==> flow/design.v <==
`timescale 1ns/1ps
module regfile_rob #(
  parameter integer XLEN      = 32,
  parameter integer REG_NUM   = 32,
  parameter integer ADDR_SIZE = 5,
  parameter integer VPC_BITS  = 32,
  parameter integer ROB_DEPTH = 16,
  parameter integer TAG_W     = $clog2(ROB_DEPTH)
)(
  input  wire                   clk,
  input  wire                   rst,
  input  wire [ADDR_SIZE-1:0]   D_ra,
  input  wire [ADDR_SIZE-1:0]   D_rb,
  input  wire [10:0]            D_imd,
  input  wire [VPC_BITS-1:0]    D_pc,
  input  wire                   D_ld,
  input  wire                   D_str,
  input  wire                   D_brn,
  input  wire                   D_jmp,
  input  wire                   D_iret,  
  input  wire                   D_addi,
  input  wire                   RN_ra_is_rob,
  input  wire                   RN_rb_is_rob,
  input  wire [TAG_W-1:0]       RN_ra_tag,
  input  wire [TAG_W-1:0]       RN_rb_tag,
  input  wire                   ROB_ra_ready,
  input  wire [XLEN-1:0]        ROB_ra_value,
  input  wire                   ROB_rb_ready,
  input  wire [XLEN-1:0]        ROB_rb_value,
  input  wire [2:0]             EX_D_bp,
  input  wire [2:0]             MEM_D_bp,
  input  wire [2:0]             WB_D_bp,
  input  wire [XLEN-1:0]        EX_alu_out,
  input  wire [XLEN-1:0]        MEM_data_mem,
  input  wire [XLEN-1:0]        EX_pc,
  input  wire [XLEN-1:0]        MEM_pc,
  input  wire [XLEN-1:0]        WB_data_mem,
  input  wire [VPC_BITS-1:0]    WB_pc,
  input  wire                   WB_jlx,
  input  wire                   C_we,
  input  wire [ADDR_SIZE-1:0]   C_rd,
  input  wire [XLEN-1:0]        C_value,
  input  wire                   RA_tag_bp_valid,
  input  wire [XLEN-1:0]        RA_tag_bp_value,
  input  wire                   RB_tag_bp_valid,
  input  wire [XLEN-1:0]        RB_tag_bp_value,
  input  wire                   EXC_we,
  input  wire [XLEN-1:0]        EXC_pc,
  input  wire [3:0]             EXC_type,
  output wire [XLEN-1:0]        rm1,
  output wire [31:0]            rm2,
  output wire [XLEN-1:0]        D_a,
  output wire [XLEN-1:0]        D_b,
  output wire [XLEN-1:0]        D_a2,
  output wire [XLEN-1:0]        D_b2,
  output wire                   RF_stall
);
  reg [XLEN-1:0] regs [0:REG_NUM-1];
  integer i;
  initial begin
    for (i = 0; i < REG_NUM; i = i + 1)
      regs[i] = {XLEN{1'b0}};
  end
  reg [XLEN-1:0] rm1_r;
  reg [31:0]     rm2_r;
  assign rm1 = rm1_r;
  assign rm2 = rm2_r;
  always @(posedge clk) begin
    if (C_we && (C_rd != {ADDR_SIZE{1'b0}}))
      regs[C_rd] <= C_value;
    regs[0] <= {XLEN{1'b0}};
    if (EXC_we) begin
      rm1_r <= EXC_pc;
      rm2_r <= {28'd0, EXC_type};
    end
    if (rst) begin
      rm1_r <= 32'h0000_1000;
    end
  end
  wire [XLEN-1:0] ra_raw = regs[D_ra];
  wire [XLEN-1:0] rb_raw = regs[D_rb];
  wire [XLEN-1:0] EX_fwd_val  = EX_D_bp[0]  ? (EX_pc  + 32'd4) : EX_alu_out;
  wire [XLEN-1:0] MEM_fwd_val = MEM_D_bp[0] ? (MEM_pc + 32'd4) : MEM_data_mem;
  wire [XLEN-1:0] WB_fwd_val  = WB_jlx      ? (WB_pc  + 32'd4) : WB_data_mem;
  wire [XLEN-1:0] ra_arch_fwd =
      EX_D_bp[2]  ? EX_fwd_val  :
      MEM_D_bp[2] ? MEM_fwd_val :
      WB_D_bp[2]  ? WB_fwd_val  :
                    ra_raw;
  wire [XLEN-1:0] rb_arch_fwd =
      EX_D_bp[1]  ? EX_fwd_val  :
      MEM_D_bp[1] ? MEM_fwd_val :
      WB_D_bp[1]  ? WB_fwd_val  :
                    rb_raw;
  wire ra_satisfied = !RN_ra_is_rob ? 1'b1 : (RA_tag_bp_valid | ROB_ra_ready);
  wire rb_satisfied = !RN_rb_is_rob ? 1'b1 : (RB_tag_bp_valid | ROB_rb_ready);
  wire [XLEN-1:0] ra_rob_or_bp = RA_tag_bp_valid ? RA_tag_bp_value : ROB_ra_value;
  wire [XLEN-1:0] rb_rob_or_bp = RB_tag_bp_valid ? RB_tag_bp_value : ROB_rb_value;
  wire [XLEN-1:0] ra_final = RN_ra_is_rob ? ra_rob_or_bp : ra_arch_fwd;
  wire [XLEN-1:0] rb_final = RN_rb_is_rob ? rb_rob_or_bp : rb_arch_fwd;
  assign D_a2 = ra_final;
  assign D_b2 = rb_final;
  assign D_a =   (D_brn & !D_jmp)    ? D_pc :
                            ra_final;
  assign D_b =
      (D_str || D_ld || D_addi || D_brn)
        ? {{(XLEN-11){D_imd[10]}}, D_imd}
        : rb_final;
  assign RF_stall = !ra_satisfied || !rb_satisfied;
endmodule
# == Reports on regfile_rob ==
# Tool output for the design above, in the order of the flow.
# Lines are those of the file above, counted from 1.
# Operators: Yosys type, input widths -> output width; for muxes data width and select width s.
# The mark -- stands for no value.
# design
design,regfile_rob
clk_port,clk
lib,sky130hd
corner,tt_025C_1v80

# == After elaboration ==
# Source: Yosys, flattened and elaborated, memories not mapped. Widths are those after wreduce; folded enables and synchronous resets count as part of the registers. Registers that Yosys merges into a memory's read port (data or address) are not register bits. Print and check cells do not count. Equal cells are merged and count once.
# Yosys's memory passes give these memory sizes; they may raise the number of words (mostly to a power of two), join words into wider ones and drop unused or constant bits.
# word_totals
ff_bits,36
ramBits,1024
memories,1
in_bits,480
out_inout_bits,193
elab_cells,38
# mem_list
name,words,width,read_ports,wr,line,source
regs,32,32,2,2,58,reg [XLEN-1:0] regs [0:REG_NUM-1];
# classes
addsub,3
mux,20
n_logic,3
reduce_and_logical,9
# ops
operator,n
$mux 32,16
$add 32x3->32 const B,3
$reduce_bool 5->1,1
$mux 5,1
$logic_or 1x1->1,4
$logic_not 1->1,3
$mux 1,3
$or 1x1->1,2
$and 1x1->1,1
$logic_and 1x1->1,1

# == Longest topological paths ==
# Yosys ltp: most cells in a row. Word level: on the elaborated netlist, between registers, memories and ports. Mapped: between sequential cells and ports; inverters and the memories' decode and read muxes count.
# logic_depth
depth_word,7
ABC_AREA,0
ltp_mapped,12
ltp_nobuf,8

# == Synthesis result ==
# Source: synth_stat.txt of the flow (Yosys; design flattened, memories mapped). It holds for the ABC_AREA given above (unset counts as 0); a run with the other value may have another netlist.
# synth_totals
cell_count,3487
area_mm2,0.0543309
ffs,1028
n_buf,287
# types
type,n
sky130_fd_sc_hd__edfxtp_1,996
sky130_fd_sc_hd__mux4_2,481
sky130_fd_sc_hd__mux2i_1,173
sky130_fd_sc_hd__mux2_2,127
sky130_fd_sc_hd__nor2_1,226
sky130_fd_sc_hd__dfxtp_1,32
sky130_fd_sc_hd__nand2_1,163
sky130_fd_sc_hd__a21oi_1,104
sky130_fd_sc_hd__buf_4,67
sky130_fd_sc_hd__clkbuf_1,114
sky130_fd_sc_hd__o21ai_0,72
sky130_fd_sc_hd__nand3_1,66
sky130_fd_sc_hd__a221oi_1,37
sky130_fd_sc_hd__a22oi_1,42
sky130_fd_sc_hd__a211oi_1,40
sky130_fd_sc_hd__buf_2,60
sky130_fd_sc_hd__a31oi_1,40
sky130_fd_sc_hd__o22ai_1,37
# Not listed: further types 64, cells in them 610.

# == Timing after synthesis ==
# OpenSTA on the mapped netlist: ideal clock, no wires. The path of least setup slack (recovery checks aside). Input and output delay are each 20% of the period. Register names are those of the netlist, which keeps one name where synthesis merged equal registers.
# synth_timing
path_type,in2out
from,in D_rb[1]
to,out D_b[16]
period_ns,4.85
launch_ns,0.970
arrival_time_ns,3.269
required_ns,3.880
slack_ns,0.611
delay_ns,2.299
driving_pins,9
synth_period_reached_ns,4.239
# "delay_ns" = arrival - input delay + setup time.
# A path that ends at an output port has no setup time.
# "driving_pins": output pins that drive a net of the path, with the launching flip-flop's if there is one; two outputs of one cell count as two.
# "synth_period_reached_ns" is the clock period less the worst setup slack; recovery checks do not enter. This is arithmetic on one report: input and output delays are still those of the set period (20% each).
# The rows between start and end are the longest chain of elaborated cells between them; the timing report does not say that the signal goes this way. Where chains are equally long, one stands for them.
# Each line given opens the expression or statement behind the cell; cells for indexed reads and writes are added by Yosys, which also makes memories of some case tables.
# A memory read counts as a cell of the chain, while the word-level depth stops at memories.
# synth_via
cell_sequence,sky130_fd_sc_hd__buf_2 > sky130_fd_sc_hd__buf_2 > sky130_fd_sc_hd__buf_1 > sky130_fd_sc_hd__mux4_2 > sky130_fd_sc_hd__mux4_2 > sky130_fd_sc_hd__a22oi_1 > sky130_fd_sc_hd__o211ai_1 > sky130_fd_sc_hd__a311oi_1 > sky130_fd_sc_hd__o21ai_0
elab_chain_len,6
cells_between,6
lines_between,6
cone_classes,mux: 5; memory: 1
# synth_rtl
element,line,source
from (decl),13,"input  wire [ADDR_SIZE-1:0]   D_rb,"
$mem_v2 32x32,58,reg [XLEN-1:0] regs [0:REG_NUM-1];
$mux 32,93,WB_D_bp[1]  ? WB_fwd_val  :
$mux 32,92,MEM_D_bp[1] ? MEM_fwd_val :
$mux 32,91,EX_D_bp[1]  ? EX_fwd_val  :
$mux 32,100,wire [XLEN-1:0] rb_final = RN_rb_is_rob ? rb_rob_or_bp : rb_arch_fwd;
$mux 32,106,(D_str || D_ld || D_addi || D_brn)
to (decl),53,"output wire [XLEN-1:0]        D_b,"

# == Timing after layout ==
# From the final timing report of flow run 1: the path of least setup slack in the routed layout; clock arrival at registers is part of the times.
# layout_timing
path_type,reg2out
from,mem regs[9][9]
to,out D_b[9]
period_ns,3.41
launch_ns,0.73
arrival_time_ns,3.69
required_ns,2.73
slack_ns,-0.96
driving_pins,8
# The rows between start and end are the longest chain of elaborated cells between them; the timing report does not say that the signal goes this way. Where chains are equally long, one stands for them.
# A memory read counts as a cell of the chain, while the word-level depth stops at memories.
# layout_via
cell_sequence,sky130_fd_sc_hd__edfxtp_1 > sky130_fd_sc_hd__mux4_2 > sky130_fd_sc_hd__mux4_2 > sky130_fd_sc_hd__o211ai_1 > sky130_fd_sc_hd__buf_4 > sky130_fd_sc_hd__a32oi_4 > sky130_fd_sc_hd__mux2_4 > sky130_fd_sc_hd__buf_6
elab_chain_len,6
cells_between,6
lines_between,6
cone_classes,mux: 5; memory: 1
# layout_rtl
element,line,source
from (decl),58,reg [XLEN-1:0] regs [0:REG_NUM-1];
$mem_v2 32x32,58,
$mux 32,93,WB_D_bp[1]  ? WB_fwd_val  :
$mux 32,92,MEM_D_bp[1] ? MEM_fwd_val :
$mux 32,91,EX_D_bp[1]  ? EX_fwd_val  :
$mux 32,100,wire [XLEN-1:0] rb_final = RN_rb_is_rob ? rb_rob_or_bp : rb_arch_fwd;
$mux 32,106,(D_str || D_ld || D_addi || D_brn)
to (decl),53,"output wire [XLEN-1:0]        D_b,"

==> results <==
2 stored runs of regfile_rob in the flow (synthesis by Yosys, layout by OpenROAD, sky130hd cells), in arbitrary order. Constraints: input delay and output delay 20% of the set period each, output load 0.01 pF.
"clock_period_reached_ns" is the run's clock period less its worst setup slack. It is reckoned from that one timing run; input and output delays stay at 20% of the period that was set.
"critical_path_time_ns" means the part of the period allowed to the worst setup path (the constraints hold back 20% at inputs and 20% at outputs) less its slack; where the path has registers, the arrival times of their clocks count too.
By "fin_power_mw" is meant OpenSTA's value without simulated activity: inputs other than the clock are taken to toggle once in ten clock periods, and the tool carries that through the logic.

Flow run 1, flow files:
==> flow/run.sh <==
#!/bin/bash
# the make line also repeats the synthesis and layout settings of config.mk as NAME=value (left out here)
make -C /OpenROAD-flow-scripts/flow DESIGN_CONFIG=/design/flow/config.mk WORK_HOME=/design/flow/orfs CLKGATE_MAP_FILE= finish
==> flow/config.mk <==
export PLATFORM = sky130hd
export DESIGN_NAME = regfile_rob
export DESIGN_NICKNAME = regfile_rob
export VERILOG_FILES = /design/flow/design.v
export SDC_FILE = /design/flow/constraint.sdc
export NUM_CORES = 4
export LEC_CHECK = 0
export ABC_AREA = 0
export CAP_MARGIN = 20
export CELL_PAD_IN_SITES_DETAIL_PLACEMENT = 0
export CELL_PAD_IN_SITES_GLOBAL_PLACEMENT = 0
export CORE_MARGIN = 2
export CORE_UTILIZATION = 49
export PLACE_DENSITY_LB_ADDON = 0.01
export SETUP_SLACK_MARGIN = 0.03
export SLEW_MARGIN = 40
export TNS_END_PERCENT = 20
==> flow/constraint.sdc <==
create_clock -name core_clock -period 3.41 [get_ports {clk}]
set_input_delay 0.6820 -clock core_clock [delete_from_list [all_inputs] [get_ports {clk}]]
set_output_delay 0.6820 -clock core_clock [all_outputs]
set_load 0.01 [all_outputs]

==> results of flow run 1, as CSV <==
result,value
ys_area_mm2,0.0543309
dieArea_mm2,0.113559
finish.stdcell_area_mm2,0.0788156
final_util_pct,71.4
timing.setup.ws_ns,-0.959
total_negative_slack_ns,-68.079
timing.hold.ws_ns,0.433
fin_power_mw,32.138
clock_period_reached_ns,4.369
critical_path_time_ns,3.69
path_kind,"reg2out"

Flow run 2, flow files:
==> flow/run.sh <==
#!/bin/bash
# the make line also repeats the synthesis and layout settings of config.mk as NAME=value (left out here)
make -C /OpenROAD-flow-scripts/flow DESIGN_CONFIG=/design/flow/config.mk WORK_HOME=/design/flow/orfs CLKGATE_MAP_FILE= finish
==> flow/config.mk <==
export PLATFORM = sky130hd
export DESIGN_NAME = regfile_rob
export DESIGN_NICKNAME = regfile_rob
export VERILOG_FILES = /design/flow/design.v
export SDC_FILE = /design/flow/constraint.sdc
export NUM_CORES = 4
export LEC_CHECK = 0
export CAP_MARGIN = 20
export CORE_MARGIN = 2
export CORE_UTILIZATION = 29
export SLEW_MARGIN = 20
==> flow/constraint.sdc <==
create_clock -name core_clock -period 4.89 [get_ports {clk}]
set_input_delay 0.9780 -clock core_clock [delete_from_list [all_inputs] [get_ports {clk}]]
set_output_delay 0.9780 -clock core_clock [all_outputs]
set_load 0.01 [all_outputs]

==> results of flow run 2, as CSV <==
result,value
ys_area_mm2,0.0543309
dieArea_mm2,0.190825
finish.stdcell_area_mm2,0.0754987
final_util_pct,40.6
timing.setup.ws_ns,-0.021
total_negative_slack_ns,-0.029
timing.hold.ws_ns,0.492
fin_power_mw,21.825
clock_period_reached_ns,4.911
critical_path_time_ns,2.95
path_kind,"in2out"
